==> flow/design.v <==
`timescale 1ns / 1ps
module spi_rx (
    input clk,           
    input reset_n,       
    input sck,           
    input cs_n,          
    input mosi,          
    output [7:0] rx_data, 
    output rx_valid       
);
    localparam IDLE  = 2'b00;
    localparam RX    = 2'b01;
    localparam DONE  = 2'b10;
    reg [1:0] state;          
    reg [2:0] bit_count;      
    reg [7:0] shift_reg;      
    reg [7:0] rx_data_r;  
    reg rx_valid_r;    
    reg sck_sync1, sck_sync2;
    reg cs_sync1, cs_sync2;
    always @(posedge clk or negedge reset_n) begin
        if (!reset_n) begin
            sck_sync1 <= 1'b0;
            sck_sync2 <= 1'b0;
            cs_sync1  <= 1'b1;
            cs_sync2  <= 1'b1;
        end else begin
            sck_sync1 <= sck;
            sck_sync2 <= sck_sync1;
            cs_sync1  <= cs_n;
            cs_sync2  <= cs_sync1;
        end
    end
    wire sck_rising = (sck_sync2 == 0) && (sck_sync1 == 1);
    wire cs_active = (cs_sync2 == 0);   
    always @(posedge clk or negedge reset_n) begin
        if (!reset_n) begin
            state      <= IDLE;
            bit_count  <= 3'b0;
            shift_reg  <= 8'b0;
            rx_data_r    <= 8'b0;
            rx_valid_r   <= 1'b0;
        end else begin
            rx_valid_r <= 1'b0;   
            case (state)
                IDLE: begin
                    if (cs_active && sck_rising) begin
                        state <= RX;
                        shift_reg <= {shift_reg[6:0], mosi};   
                        bit_count <= bit_count + 1;
                    end
                end
                RX: begin
                    if (sck_rising) begin
                        shift_reg <= {shift_reg[6:0], mosi};   
                        bit_count <= bit_count + 1;
                        if (bit_count == 3'b111) begin   
                            state <= DONE;
                            rx_data_r <= {shift_reg[6:0], mosi};   
                            rx_valid_r <= 1'b1;
                        end
                    end
                    if (!cs_active) begin   
                        state <= IDLE;
                    end
                end
                DONE: begin
                    state <= IDLE;
                end
            endcase
        end
    end
    assign rx_data = rx_data_r;
    assign rx_valid = rx_valid_r;
endmodule
# Reports on spi_rx
# The steps from the RTL of spi_rx to its reports follow in flow order.
# Line numbers count from 1 in the design file above.
# Library cell names are shortened.
# The mark -- stands for no value.
# design
top,spi_rx
clock_port,clk
cell_library,sky130hd
corner,tt_025C_1v80

# Word-level counts
# Counts by Yosys on the flattened word-level netlist (proc, flatten, opt, wreduce; memories kept). Register bits leave out memories and registers merged into their read ports (data or address). Print and check cells are left out. Cells with the same type and inputs are merged into one.
# op_classes
reduce_logical,8
n_div,0
shifts,0
cmp,0
addsub,1
multipliers,0
n_mux,14
logic,2
n_eq,7
# ops
operator,n
case mux 7 bit (select 2 bit),1
two-way mux 7 bit,2
two-way mux 2 bit,4
!= test 3 bit with constant B,2
AND reduction 3 bit,2
case mux 3 bit (select 2 bit),1
case mux 2 bit (select 3 bit),1
two-way mux 3 bit,2
!= test 2 bit with constant B,2
AND reduction 4 bit,1
adder 3 x 1 -> 3 bit with constant B,1
== test 3 bit with constant B,1
nonzero test 3 bit,1
two-way mux 1 bit,3
logical AND 1 bit,2
NOT 1 bit,2
== test 2 x 1 -> 1 bit with constant B,1
== test 2 bit with constant B,1
zero test 2 bit,1
nonzero test 2 bit,1
# word_totals
romBits,0
out_inout_bits,9
clocked_rd_ports_x_width,0
memories,0
ramBits,0
in_bits,5
register_bits,25
latchBits,0

# Depth
# Longest topological path by Yosys (ltp), each cell counted once; first at word level (registers and memories cut), then after technology mapping (sequential cells cut; the memories' decode and read muxes count).
# depth
depth_word,5
abc_area,0
mapped_depth,5

# After synthesis
# The flow's flattened synthesis, as Yosys stat reports it; memories are mapped. The netlist is that of the ABC_AREA named above (0 if unset); the other value can give another one.
# The area totals of this step are shown rounded.
# synth_totals
seq_area_um2,654
mapped_area_um2,1010
flip_flops,26
mapped_cells,60
# types
type,n,type_area_um2
dfrtp_1,23,575.552
mux2_4,9,135.13
dfstp_2,3,78.826
mux2_2,5,56.304
mux2_1,3,33.782
ha_1,2,25.024
nand2b_1,3,18.768
a21oi_4,1,16.266
nor2_1,3,11.261
nand3_2,1,10.01
xor2_1,1,8.758
a22oi_1,1,7.507
nand3b_1,1,7.507
o21bai_1,1,7.507
nor2b_1,1,6.256
a21oi_1,1,5.005
inv_1,1,3.754

# Timing after synthesis
# Path of least setup slack by OpenSTA after synthesis, without wires, with an ideal clock, recovery checks aside; 20% of the period is set as input and as output delay. Where synthesis merged equal registers, the netlist keeps one of their names.
# synth_timing
path_type,reg2reg
start,reg state
end,reg bit_count[1]
t_arrival_ns,1.297
t_first_pin_ns,0.000
tclk_ns,1.52
setup_slack_ns,0.098
setup_ns,0.125
path_buffers,0
stages,4
path_delay_ns,1.422
synth_period_reached_ns,1.422
# "path_delay_ns" = arrival - input delay + setup time.
# "stages" counts driving pins, that of a launching flip-flop among them; a cell with two outputs on the path counts twice.
# "synth_period_reached_ns" = period - worst setup slack (recovery checks aside). The figure is calculated, with input and output delays left at 20% of the set period.
# An end named without its bit number is one bit of that signal or, where synthesis recoded a state register, one of its new flip-flops.
# At most two assigning lines are given for a register; there are more.
# synth_between
cell_sequence,dfstp_2 > nand2b_1 > a21oi_4 > mux2_4
# synth_rtl
element,line_no,text
from (decl),14,reg [1:0] state;
from (assign),38,state      <= IDLE;
from (assign),48,state <= RX;
to (assign),50,bit_count <= bit_count + 1;
to (assign),56,bit_count <= bit_count + 1;
to (decl),15,reg [2:0] bit_count;
# No chain of elaborated cells between the ends is given.

# Timing after layout
# From the final timing report of flow run A: the path of least setup slack in the routed layout; clock arrival at registers is part of the times.
# layout_timing
path_type,reg2reg
start,reg state
end,reg bit_count[1]
setup_slack_ns,0.19
t_arrival_ns,1.72
setup_ns,0.11
t_first_pin_ns,0.26
path_buffers,0
tclk_ns,1.75
stages,4
# An end named without its bit number is one bit of that signal or, where synthesis recoded a state register, one of its new flip-flops.
# At most two assigning lines are given for a register; there are more.
# layout_between
cell_sequence,dfstp_2 > nand2b_1 > a21oi_4 > mux2_4
# layout_rtl
element,line_no,text
from (decl),14,reg [1:0] state;
from (assign),38,state      <= IDLE;
from (assign),48,state <= RX;
to (assign),50,bit_count <= bit_count + 1;
to (assign),56,bit_count <= bit_count + 1;
to (decl),15,reg [2:0] bit_count;
# No chain of elaborated cells between the ends is given.

# Module spi_rx, platform sky130hd: 2 stored runs of the flow (Yosys, OpenROAD) with differing settings, in no particular order. Input and output delays are each 20% of the period that was set; the output load is 0.01 pF.
# "achieved_clock_period_ns" is the run's clock period less its worst setup slack. It is reckoned from that one timing run; input and output delays stay at 20% of the period that was set.
# "power_uw" is the tool's figure for a default switching activity; nothing was simulated.
# Measured values are rounded.
# Settings: -- = not set for that run.
stored run,period_ns,CORE_UTILIZATION,HOLD_SLACK_MARGIN,CORE_ASPECT_RATIO,TNS_END_PERCENT,CTS_CLUSTER_DIAMETER,MIN_ROUTING_LAYER,CAP_MARGIN,CORE_MARGIN,SLEW_MARGIN,PLACE_DENSITY,CELL_PAD_IN_SITES_GLOBAL_PLACEMENT,GPL_ROUTABILITY_DRIVEN,worst_setup_slack_ns,power_uw,utilization_pct,synth_area_um2,layout_stdcell_area_um2,dieArea_um2,tns_ns,achieved_clock_period_ns
flow run A,1.75,29,0.07,1.27,50,119,met2,20,2,20,--,--,--,0.188,977,36.5,1010,1240,3960,0.000,1.562
flow run B,1.29,39,--,--,--,273,--,20,2,25,0.92,3,0,-0.062,1300,58.8,1010,1440,3010,-0.851,1.352
